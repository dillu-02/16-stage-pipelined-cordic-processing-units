==> flow/design.v <==
`timescale 1ns / 1ps
module linear_cordic_rotation_mode (clk, reset, X_i, Y_i, Z_i, X_O, Y_O, Z_O);
  input clk;
  input reset;
  input  signed [15:0] X_i;
  input  signed [15:0] Y_i;
  input  signed [15:0] Z_i;
  output signed [15:0] X_O;
  output signed [15:0] Y_O;
  output signed [15:0] Z_O;
  localparam signed [15:0] ONE_Q14 = 16'sd16384;  
wire signed [15:0] as_O_asy_w_st1, as_O_asz_w_st1; 
wire signed [15:0] X_w_st1_st2, Y_w_st1_st2, Z_w_st1_st2;
reg16b  reg16bxout_st1(.reg_in(X_i), .reg_out(X_w_st1_st2), .clk(clk), .reset(reset));
add_sub asy_st1(.as_in1(Y_i), .as_in2(X_i), .as_control(Z_i[15]), .as_out(as_O_asy_w_st1));
reg16b  reg16byout_st1(.reg_in(as_O_asy_w_st1), .reg_out(Y_w_st1_st2), .clk(clk), .reset(reset));
add_sub asz_st1(.as_in1(Z_i), .as_in2(ONE_Q14), .as_control(~(Z_i[15])), .as_out(as_O_asz_w_st1));
reg16b  reg16bzout_st1(.reg_in(as_O_asz_w_st1), .reg_out(Z_w_st1_st2), .clk(clk), .reset(reset));
wire signed [15:0] as_O_asx_w_st2, as_O_asy_w_st2, as_O_asz_w_st2, X_w_st2_st3, Y_w_st2_st3, Z_w_st2_st3;
reg16b  reg16bxout_st2(.reg_in(X_w_st1_st2), .reg_out(X_w_st2_st3), .clk(clk), .reset(reset));
add_sub asy_st2(.as_in1(Y_w_st1_st2), .as_in2(X_w_st1_st2 >>> 1), .as_control(Z_w_st1_st2[15]), .as_out(as_O_asy_w_st2));
reg16b  reg16byout_st2(.reg_in(as_O_asy_w_st2), .reg_out(Y_w_st2_st3), .clk(clk), .reset(reset));
add_sub asz_st2(.as_in1(Z_w_st1_st2), .as_in2(ONE_Q14 >>> 1), .as_control(~(Z_w_st1_st2[15])), .as_out(as_O_asz_w_st2));
reg16b  reg16bzout_st2(.reg_in(as_O_asz_w_st2), .reg_out(Z_w_st2_st3), .clk(clk), .reset(reset));
wire signed [15:0] as_O_asx_w_st3, as_O_asy_w_st3, as_O_asz_w_st3, X_w_st3_st4, Y_w_st3_st4, Z_w_st3_st4;
reg16b  reg16bxout_st3(.reg_in(X_w_st2_st3), .reg_out(X_w_st3_st4), .clk(clk), .reset(reset));
add_sub asy_st3(.as_in1(Y_w_st2_st3), .as_in2(X_w_st2_st3 >>> 2), .as_control(Z_w_st2_st3[15]), .as_out(as_O_asy_w_st3));
reg16b  reg16byout_st3(.reg_in(as_O_asy_w_st3), .reg_out(Y_w_st3_st4), .clk(clk), .reset(reset));
add_sub asz_st3(.as_in1(Z_w_st2_st3), .as_in2(ONE_Q14 >>> 2), .as_control(~(Z_w_st2_st3[15])), .as_out(as_O_asz_w_st3));
reg16b  reg16bzout_st3(.reg_in(as_O_asz_w_st3), .reg_out(Z_w_st3_st4), .clk(clk), .reset(reset));
wire signed [15:0] as_O_asx_w_st4, as_O_asy_w_st4, as_O_asz_w_st4, X_w_st4_st5, Y_w_st4_st5, Z_w_st4_st5;
reg16b  reg16bxout_st4(.reg_in(X_w_st3_st4), .reg_out(X_w_st4_st5), .clk(clk), .reset(reset));
add_sub asy_st4(.as_in1(Y_w_st3_st4), .as_in2(X_w_st3_st4 >>> 3), .as_control(Z_w_st3_st4[15]), .as_out(as_O_asy_w_st4));
reg16b  reg16byout_st4(.reg_in(as_O_asy_w_st4), .reg_out(Y_w_st4_st5), .clk(clk), .reset(reset));
add_sub asz_st4(.as_in1(Z_w_st3_st4), .as_in2(ONE_Q14 >>> 3), .as_control(~(Z_w_st3_st4[15])), .as_out(as_O_asz_w_st4));
reg16b  reg16bzout_st4(.reg_in(as_O_asz_w_st4), .reg_out(Z_w_st4_st5), .clk(clk), .reset(reset));
wire signed [15:0] as_O_asx_w_st5, as_O_asy_w_st5, as_O_asz_w_st5, X_w_st5_st6, Y_w_st5_st6, Z_w_st5_st6;
reg16b  reg16bxout_st5(.reg_in(X_w_st4_st5), .reg_out(X_w_st5_st6), .clk(clk), .reset(reset));
add_sub asy_st5(.as_in1(Y_w_st4_st5), .as_in2(X_w_st4_st5 >>> 4), .as_control(Z_w_st4_st5[15]), .as_out(as_O_asy_w_st5));
reg16b  reg16byout_st5(.reg_in(as_O_asy_w_st5), .reg_out(Y_w_st5_st6), .clk(clk), .reset(reset));
add_sub asz_st5(.as_in1(Z_w_st4_st5), .as_in2(ONE_Q14 >>> 4), .as_control(~(Z_w_st4_st5[15])), .as_out(as_O_asz_w_st5));
reg16b  reg16bzout_st5(.reg_in(as_O_asz_w_st5), .reg_out(Z_w_st5_st6), .clk(clk), .reset(reset));
wire signed [15:0] as_O_asx_w_st6, as_O_asy_w_st6, as_O_asz_w_st6, X_w_st6_st7, Y_w_st6_st7, Z_w_st6_st7;
reg16b  reg16bxout_st6(.reg_in(X_w_st5_st6), .reg_out(X_w_st6_st7), .clk(clk), .reset(reset));
add_sub asy_st6(.as_in1(Y_w_st5_st6), .as_in2(X_w_st5_st6 >>> 5), .as_control(Z_w_st5_st6[15]), .as_out(as_O_asy_w_st6));
reg16b  reg16byout_st6(.reg_in(as_O_asy_w_st6), .reg_out(Y_w_st6_st7), .clk(clk), .reset(reset));
add_sub asz_st6(.as_in1(Z_w_st5_st6), .as_in2(ONE_Q14 >>> 5), .as_control(~(Z_w_st5_st6[15])), .as_out(as_O_asz_w_st6));
reg16b  reg16bzout_st6(.reg_in(as_O_asz_w_st6), .reg_out(Z_w_st6_st7), .clk(clk), .reset(reset));
wire signed [15:0] as_O_asx_w_st7, as_O_asy_w_st7, as_O_asz_w_st7, X_w_st7_st8, Y_w_st7_st8, Z_w_st7_st8;
reg16b  reg16bxout_st7(.reg_in(X_w_st6_st7), .reg_out(X_w_st7_st8), .clk(clk), .reset(reset));
add_sub asy_st7(.as_in1(Y_w_st6_st7), .as_in2(X_w_st6_st7 >>> 6), .as_control(Z_w_st6_st7[15]), .as_out(as_O_asy_w_st7));
reg16b  reg16byout_st7(.reg_in(as_O_asy_w_st7), .reg_out(Y_w_st7_st8), .clk(clk), .reset(reset));
add_sub asz_st7(.as_in1(Z_w_st6_st7), .as_in2(ONE_Q14 >>> 6), .as_control(~(Z_w_st6_st7[15])), .as_out(as_O_asz_w_st7));
reg16b  reg16bzout_st7(.reg_in(as_O_asz_w_st7), .reg_out(Z_w_st7_st8), .clk(clk), .reset(reset));
wire signed [15:0] as_O_asx_w_st8, as_O_asy_w_st8, as_O_asz_w_st8, X_w_st8_st9, Y_w_st8_st9, Z_w_st8_st9;
reg16b  reg16bxout_st8(.reg_in(X_w_st7_st8), .reg_out(X_w_st8_st9), .clk(clk), .reset(reset));
add_sub asy_st8(.as_in1(Y_w_st7_st8), .as_in2(X_w_st7_st8 >>> 7), .as_control(Z_w_st7_st8[15]), .as_out(as_O_asy_w_st8));
reg16b  reg16byout_st8(.reg_in(as_O_asy_w_st8), .reg_out(Y_w_st8_st9), .clk(clk), .reset(reset));
add_sub asz_st8(.as_in1(Z_w_st7_st8), .as_in2(ONE_Q14 >>> 7), .as_control(~(Z_w_st7_st8[15])), .as_out(as_O_asz_w_st8));
reg16b  reg16bzout_st8(.reg_in(as_O_asz_w_st8), .reg_out(Z_w_st8_st9), .clk(clk), .reset(reset));
wire signed [15:0] as_O_asx_w_st9, as_O_asy_w_st9, as_O_asz_w_st9, X_w_st9_st10, Y_w_st9_st10, Z_w_st9_st10;
reg16b  reg16bxout_st9(.reg_in(X_w_st8_st9), .reg_out(X_w_st9_st10), .clk(clk), .reset(reset));
add_sub asy_st9(.as_in1(Y_w_st8_st9), .as_in2(X_w_st8_st9 >>> 8), .as_control(Z_w_st8_st9[15]), .as_out(as_O_asy_w_st9));
reg16b  reg16byout_st9(.reg_in(as_O_asy_w_st9), .reg_out(Y_w_st9_st10), .clk(clk), .reset(reset));
add_sub asz_st9(.as_in1(Z_w_st8_st9), .as_in2(ONE_Q14 >>> 8), .as_control(~(Z_w_st8_st9[15])), .as_out(as_O_asz_w_st9));
reg16b  reg16bzout_st9(.reg_in(as_O_asz_w_st9), .reg_out(Z_w_st9_st10), .clk(clk), .reset(reset));
wire signed [15:0] as_O_asx_w_st10, as_O_asy_w_st10, as_O_asz_w_st10, X_w_st10_st11, Y_w_st10_st11, Z_w_st10_st11;
reg16b  reg16bxout_st10(.reg_in(X_w_st9_st10), .reg_out(X_w_st10_st11), .clk(clk), .reset(reset));
add_sub asy_st10(.as_in1(Y_w_st9_st10), .as_in2(X_w_st9_st10 >>> 9), .as_control(Z_w_st9_st10[15]), .as_out(as_O_asy_w_st10));
reg16b  reg16byout_st10(.reg_in(as_O_asy_w_st10), .reg_out(Y_w_st10_st11), .clk(clk), .reset(reset));
add_sub asz_st10(.as_in1(Z_w_st9_st10), .as_in2(ONE_Q14 >>> 9), .as_control(~(Z_w_st9_st10[15])), .as_out(as_O_asz_w_st10));
reg16b  reg16bzout_st10(.reg_in(as_O_asz_w_st10), .reg_out(Z_w_st10_st11), .clk(clk), .reset(reset));
wire signed [15:0] as_O_asx_w_st11, as_O_asy_w_st11, as_O_asz_w_st11, X_w_st11_st12, Y_w_st11_st12, Z_w_st11_st12;
reg16b  reg16bxout_st11(.reg_in(X_w_st10_st11), .reg_out(X_w_st11_st12), .clk(clk), .reset(reset));
add_sub asy_st11(.as_in1(Y_w_st10_st11), .as_in2(X_w_st10_st11 >>> 10), .as_control(Z_w_st10_st11[15]), .as_out(as_O_asy_w_st11));
reg16b  reg16byout_st11(.reg_in(as_O_asy_w_st11), .reg_out(Y_w_st11_st12), .clk(clk), .reset(reset));
add_sub asz_st11(.as_in1(Z_w_st10_st11), .as_in2(ONE_Q14 >>> 10), .as_control(~(Z_w_st10_st11[15])), .as_out(as_O_asz_w_st11));
reg16b  reg16bzout_st11(.reg_in(as_O_asz_w_st11), .reg_out(Z_w_st11_st12), .clk(clk), .reset(reset));
wire signed [15:0] as_O_asx_w_st12, as_O_asy_w_st12, as_O_asz_w_st12, X_w_st12_st13, Y_w_st12_st13, Z_w_st12_st13;
reg16b  reg16bxout_st12(.reg_in(X_w_st11_st12), .reg_out(X_w_st12_st13), .clk(clk), .reset(reset));
add_sub asy_st12(.as_in1(Y_w_st11_st12), .as_in2(X_w_st11_st12 >>> 11), .as_control(Z_w_st11_st12[15]), .as_out(as_O_asy_w_st12));
reg16b  reg16byout_st12(.reg_in(as_O_asy_w_st12), .reg_out(Y_w_st12_st13), .clk(clk), .reset(reset));
add_sub asz_st12(.as_in1(Z_w_st11_st12), .as_in2(ONE_Q14 >>> 11), .as_control(~(Z_w_st11_st12[15])), .as_out(as_O_asz_w_st12));
reg16b  reg16bzout_st12(.reg_in(as_O_asz_w_st12), .reg_out(Z_w_st12_st13), .clk(clk), .reset(reset));
wire signed [15:0] as_O_asx_w_st13, as_O_asy_w_st13, as_O_asz_w_st13, X_w_st13_st14, Y_w_st13_st14, Z_w_st13_st14;
reg16b  reg16bxout_st13(.reg_in(X_w_st12_st13), .reg_out(X_w_st13_st14), .clk(clk), .reset(reset));
add_sub asy_st13(.as_in1(Y_w_st12_st13), .as_in2(X_w_st12_st13 >>> 12), .as_control(Z_w_st12_st13[15]), .as_out(as_O_asy_w_st13));
reg16b  reg16byout_st13(.reg_in(as_O_asy_w_st13), .reg_out(Y_w_st13_st14), .clk(clk), .reset(reset));
add_sub asz_st13(.as_in1(Z_w_st12_st13), .as_in2(ONE_Q14 >>> 12), .as_control(~(Z_w_st12_st13[15])), .as_out(as_O_asz_w_st13));
reg16b  reg16bzout_st13(.reg_in(as_O_asz_w_st13), .reg_out(Z_w_st13_st14), .clk(clk), .reset(reset));
wire signed [15:0] as_O_asx_w_st14, as_O_asy_w_st14, as_O_asz_w_st14, X_w_st14_st15, Y_w_st14_st15, Z_w_st14_st15;
reg16b  reg16bxout_st14(.reg_in(X_w_st13_st14), .reg_out(X_w_st14_st15), .clk(clk), .reset(reset));
add_sub asy_st14(.as_in1(Y_w_st13_st14), .as_in2(X_w_st13_st14 >>> 13), .as_control(Z_w_st13_st14[15]), .as_out(as_O_asy_w_st14));
reg16b  reg16byout_st14(.reg_in(as_O_asy_w_st14), .reg_out(Y_w_st14_st15), .clk(clk), .reset(reset));
add_sub asz_st14(.as_in1(Z_w_st13_st14), .as_in2(ONE_Q14 >>> 13), .as_control(~(Z_w_st13_st14[15])), .as_out(as_O_asz_w_st14));
reg16b  reg16bzout_st14(.reg_in(as_O_asz_w_st14), .reg_out(Z_w_st14_st15), .clk(clk), .reset(reset));
wire signed [15:0] as_O_asx_w_st15, as_O_asy_w_st15, as_O_asz_w_st15, X_w_st15_st16, Y_w_st15_st16, Z_w_st15_st16;
reg16b  reg16bxout_st15(.reg_in(X_w_st14_st15), .reg_out(X_w_st15_st16), .clk(clk), .reset(reset));
add_sub asy_st15(.as_in1(Y_w_st14_st15), .as_in2(X_w_st14_st15 >>> 14), .as_control(Z_w_st14_st15[15]), .as_out(as_O_asy_w_st15));
reg16b  reg16byout_st15(.reg_in(as_O_asy_w_st15), .reg_out(Y_w_st15_st16), .clk(clk), .reset(reset));
add_sub asz_st15(.as_in1(Z_w_st14_st15), .as_in2(ONE_Q14 >>> 14), .as_control(~(Z_w_st14_st15[15])), .as_out(as_O_asz_w_st15));
reg16b  reg16bzout_st15(.reg_in(as_O_asz_w_st15), .reg_out(Z_w_st15_st16), .clk(clk), .reset(reset));
wire signed [15:0] as_O_asx_w_st16, as_O_asy_w_st16, as_O_asz_w_st16, X_w_st16_st17, Y_w_st16_st17, Z_w_st16_st17;
reg16b  reg16bxout_st16(.reg_in(X_w_st15_st16), .reg_out(X_O), .clk(clk), .reset(reset));
add_sub asy_st16(.as_in1(Y_w_st15_st16), .as_in2(X_w_st15_st16 >>> 15), .as_control(Z_w_st15_st16[15]), .as_out(as_O_asy_w_st16));
reg16b  reg16byout_st16(.reg_in(as_O_asy_w_st16), .reg_out(Y_O), .clk(clk), .reset(reset));
add_sub asz_st16(.as_in1(Z_w_st15_st16), .as_in2(ONE_Q14 >>> 15), .as_control(~(Z_w_st15_st16[15])), .as_out(as_O_asz_w_st16));
reg16b  reg16bzout_st16(.reg_in(as_O_asz_w_st16), .reg_out(Z_O), .clk(clk), .reset(reset));
endmodule
module reg16b(reg_in, reg_out, clk, reset);
input clk, reset;
input signed [15:0] reg_in;
output reg signed [15:0] reg_out;
always @(posedge clk)
begin
    if (reset)
      reg_out <= 16'sd0;
    else
      reg_out <= reg_in;     
end
endmodule  
module add_sub(as_in1, as_in2,as_control, as_out);
input signed [15:0] as_in1, as_in2;
input as_control;
output reg signed [15:0] as_out;
always @(*)
begin
  if (as_control)
    as_out = as_in1 - as_in2;
  else
    as_out = as_in1 + as_in2;
end
endmodule
## Tool chain data of linear_cordic_rotation_mode

Tool output for the design above, in the order of the flow.
Lines are those of the file above, counted from 1.
Library cell names are shortened.
A cell with - has no value.

| design | value |
|---|---|
| top module | linear_cordic_rotation_mode |
| clock port | clk |
| cell library | sky130hd |
| timing corner | tt_025C_1v80 |

## After elaboration

Yosys after proc, flatten, opt, wreduce and memory -nomap, before mapping. Enables and synchronous resets that opt folds into registers are not counted as muxes. Memory bits, and registers merged into a memory's read port (data or address), are not among the register bits. Print and check cells are not counted. Equal cells are merged and count once.

| cells by class | value |
|---|---|
| multiplexer cells | 31 |
| add/subtract/negate cells | 62 |

Operators by type and width:

| kind | number |
|---|---|
| two-way mux 16 bit | 31 |
| adder 16 x 1 -> 16 bit | 1 |
| subtractor 16 x 1 -> 16 bit | 1 |
| adder 16 x 10 -> 16 bit | 1 |
| subtractor 16 x 10 -> 16 bit | 1 |
| adder 16 x 10 -> 16 bit with constant B | 1 |
| subtractor 16 x 10 -> 16 bit with constant B | 1 |
| adder 16 x 11 -> 16 bit | 1 |
| subtractor 16 x 11 -> 16 bit | 1 |
| adder 16 x 11 -> 16 bit with constant B | 1 |
| subtractor 16 x 11 -> 16 bit with constant B | 1 |
| adder 16 x 12 -> 16 bit | 1 |
| subtractor 16 x 12 -> 16 bit | 1 |
| adder 16 x 12 -> 16 bit with constant B | 1 |
| subtractor 16 x 12 -> 16 bit with constant B | 1 |
| adder 16 x 13 -> 16 bit | 1 |
| subtractor 16 x 13 -> 16 bit | 1 |
| adder 16 x 13 -> 16 bit with constant B | 1 |
| subtractor 16 x 13 -> 16 bit with constant B | 1 |
| adder 16 x 14 -> 16 bit | 1 |
| subtractor 16 x 14 -> 16 bit | 1 |
| adder 16 x 14 -> 16 bit with constant B | 1 |
| subtractor 16 x 14 -> 16 bit with constant B | 1 |
| adder 16 x 15 -> 16 bit | 1 |
| subtractor 16 x 15 -> 16 bit | 1 |
| adder 16 x 15 -> 16 bit with constant B | 1 |
| subtractor 16 x 15 -> 16 bit with constant B | 1 |
| adder 16 bit | 1 |

Other operator kinds: 35; their cells: 35.

| word-level totals | value |
|---|---|
| cells after elaboration | 141 |
| bits of input ports | 50 |
| output and inout bits | 48 |
| bits in registers | 768 |

## Logic depth

Yosys ltp: most cells in a row. Word level: on the elaborated netlist, between registers, memories and ports. Mapped: between sequential cells and ports; inverters and the memories' decode and read muxes count.

| depth | value |
|---|---|
| depth after elaboration | 2 |
| ABC_AREA | 0 |
| mapped depth | 16 |
| depth with buffers taken out | 16 |

## After synthesis

The flow's flattened synthesis, as Yosys stat reports it; memories are mapped. The netlist is that of the ABC_AREA named above (0 if unset); the other value can give another one.
Totals and module areas in this step are rounded.

Cells by type:

| cell | number | total area (um^2) |
|---|---|---|
| dfxtp_1 | 766 | 1.53E+04 |
| ha_1 | 370 | 4629.44 |
| nor2b_1 | 421 | 2.63E+03 |
| xnor2_1 | 253 | 2.22E+03 |
| nor2_1 | 525 | 1970.64 |
| a21oi_1 | 266 | 1.33E+03 |
| xor2_1 | 118 | 1.03E+03 |
| a21o_1 | 117 | 878.342 |
| o21ai_0 | 142 | 710.682 |
| inv_1 | 162 | 608.083 |
| fa_1 | 30 | 600.576 |
| nor3_1 | 93 | 465.446 |
| clkbuf_1 | 111 | 416.65 |
| o21a_1 | 52 | 390.374 |
| nand2_1 | 103 | 386.621 |
| mux2i_1 | 28 | 280.269 |
| a211oi_1 | 36 | 270.259 |
| a31oi_1 | 42 | 262.752 |

Other cell types: 55; their cells: 392.

| synthesis totals | value |
|---|---|
| mapped cells | 4027 |
| buffer cells | 116 |
| mapped flip-flops | 766 |
| sequential area | 15300 um^2 |
| cell area after synthesis | 37300 um^2 |

By module: a second synthesis without flattening, with its own total; a netlist apart from the flattened one above.

| unflattened totals | value |
|---|---|
| cells (unflattened synthesis) | 5954 |
| area total of the unflattened synthesis | 54000 um^2 |

Each row is one instance without its submodules.

Modules:

| module | area (um^2) | cells | sequential area (um^2) | instances |
|---|---|---|---|---|
| add_sub | 990 | 136 | 0.0 | 32 |
| reg16b | 464 | 33 | 320 | 48 |
| linear_cordic_rotation_mode | 67.6 | 18 | 0.0 | 1 |

## Path before layout

Source: OpenSTA report_checks on the synthesized netlist (no wires, ideal clock, input and output delay 20% of the period each), path of least setup slack; recovery checks are left aside. Register names are those of the netlist, which keeps one name where synthesis merged equal registers.

| timing path post-synthesis | value |
|---|---|
| path kind | in2reg |
| start | in Z_i[15] |
| end | reg reg16byout_st1.reg_out[13] |
| driving pins on the path | 11 |
| buffers on the path | 1 |
| launch time at the first pin | 0.742 ns |
| setup time | 0.121 ns |
| data arrival time | 3.122 ns |
| required time | 3.589 ns |
| slack | 0.467 ns |
| clock period | 3.71 ns |
| input delay | 0.742 ns |
| delay of the path | 2.501 ns |
| synthesis period reached | 3.243 ns |

"delay of the path" = arrival - input delay + setup time.
"driving pins on the path" counts driving pins, that of a launching flip-flop among them; a cell with two outputs on the path counts twice.
"synthesis period reached" is the clock period less the worst setup slack; recovery checks do not enter. This is arithmetic on one report: input and output delays are still those of the set period (20% each).
Between the ends stands the longest chain of elaborated cells between them, by number of cells; it is not shown to be the way that was timed. Of several equally long chains one is given.
A line is the first line of the expression or statement that the cell stems from. Yosys adds cells for indexed reads and writes and turns some case tables into memories.

| on the way, post-synthesis | value |
|---|---|
| cells stage by stage | clkbuf_1 -> mux2i_1 -> ha_1 -> nor2b_1 -> o21ai_0 -> a21boi_0 -> o31a_1 -> o2111ai_1 -> nand2_1 -> a21oi_1 -> mux2_2 |
| cells in the longest elaborated chain | 1 |
| elaborated cells between the ends (all ways) | 1 |
| source lines of those cells | 1 |
| those cells by class | 1 x mux |

Ends and longest elaborated chain, post-synthesis:

| what | RTL line | RTL |
|---|---|---|
| start, declared | 7 | `input  signed [15:0] Z_i;` |
| two-way mux 16 bit | 128 | `if (as_control)` |
| end, assigned | 117 | `reg_out <= 16'sd0;` |
| end, assigned | 119 | `reg_out <= reg_in;` |
| end, declared | 113 | `output reg signed [15:0] reg_out;` |

## Timing after layout

From the final timing report of flow run 1: the path of least setup slack in the routed layout; clock arrival at registers is part of the times.

| timing path post-layout | value |
|---|---|
| path kind | in2reg |
| start | in Z_i[15] |
| end | reg reg16byout_st1.reg_out[13] |
| data arrival time | 4.48 ns |
| buffers on the path | 1 |
| clock period | 5.63 ns |
| setup time | 0.11 ns |
| launch time at the first pin | 1.13 ns |
| input delay | 1.13 ns |
| slack | 1.64 ns |
| driving pins on the path | 11 |
| required time | 6.12 ns |

Between the ends stands the longest chain of elaborated cells between them, by number of cells; it is not shown to be the way that was timed. Of several equally long chains one is given.

| on the way, post-layout | value |
|---|---|
| cells stage by stage | clkdlybuf4s50_1 -> mux2i_1 -> ha_1 -> nor2b_1 -> o21ai_0 -> a21boi_0 -> o31a_1 -> o2111ai_1 -> nand2_1 -> a21oi_1 -> mux2_2 |
| cells in the longest elaborated chain | 1 |
| elaborated cells between the ends (all ways) | 1 |
| source lines of those cells | 1 |
| those cells by class | 1 x mux |

Ends and longest elaborated chain, post-layout:

| what | RTL line | RTL |
|---|---|---|
| start, declared | 7 | `input  signed [15:0] Z_i;` |
| two-way mux 16 bit | 128 | `if (as_control)` |
| end, assigned | 117 | `reg_out <= 16'sd0;` |
| end, assigned | 119 | `reg_out <= reg_in;` |
| end, declared | 113 | `output reg signed [15:0] reg_out;` |

==> results <==
Stored flow runs of linear_cordic_rotation_mode (2 of them; Yosys, OpenROAD, sky130hd). They differ in their settings and are not a sequence. Constraints: input delay and output delay 20% of the set period each, output load 0.01 pF.
"time of the worst setup path": the worst setup path's part of the clock period (all of it between registers, 20% less for each end at a port) less its slack. A launch clock that arrives late makes it longer, a capture clock that arrives late makes it shorter.
"power consumption": no workload was simulated; the value follows from the tool's default switching activity.
The measured numbers are rounded.

#### Flow run 1

| setting | value |
|---|---|
| period_ns | `5.63` |
| CORE_UTILIZATION | `71` |
| SETUP_SLACK_MARGIN | `0.54` |
| CELL_PAD_IN_SITES_DETAIL_PLACEMENT | `0` |
| TNS_END_PERCENT | `60` |
| ABC_AREA | `0` |
| GPL_TIMING_DRIVEN | `1` |
| CTS_CLUSTER_SIZE | `25` |
| SLEW_MARGIN | `25` |
| MIN_ROUTING_LAYER | `met1` |
| MAX_ROUTING_LAYER | `met5` |
| CAP_MARGIN | `20` |
| CORE_MARGIN | `2` |

| result | value |
|---|---|
| final utilization | 0.793 |
| standard-cell area of the final layout | 41400 um^2 |
| worst hold slack | 0.422 ns |
| total die area | 54400 um^2 |
| setup TNS | 0.000 ns |
| worst setup slack after layout | 1.64 ns |
| synthesized cell area | 37300 um^2 |
| time of the worst setup path | 2.86 ns |
| type of the worst setup path | in2reg |
| power consumption | 22700 µW |

#### Flow run 2

| setting | value |
|---|---|
| period_ns | `3.15` |
| CORE_UTILIZATION | `63` |
| PLACE_DENSITY_LB_ADDON | `0.03` |
| CORE_ASPECT_RATIO | `1.07` |
| CELL_PAD_IN_SITES_GLOBAL_PLACEMENT | `1` |
| CELL_PAD_IN_SITES_DETAIL_PLACEMENT | `1` |
| TNS_END_PERCENT | `75` |
| GPL_TIMING_DRIVEN | `1` |
| SLEW_MARGIN | `0` |
| MIN_ROUTING_LAYER | `met1` |
| MAX_ROUTING_LAYER | `met5` |
| CAP_MARGIN | `20` |
| CORE_MARGIN | `2` |

Unfinished; error DPL-0033 in clock tree synthesis.
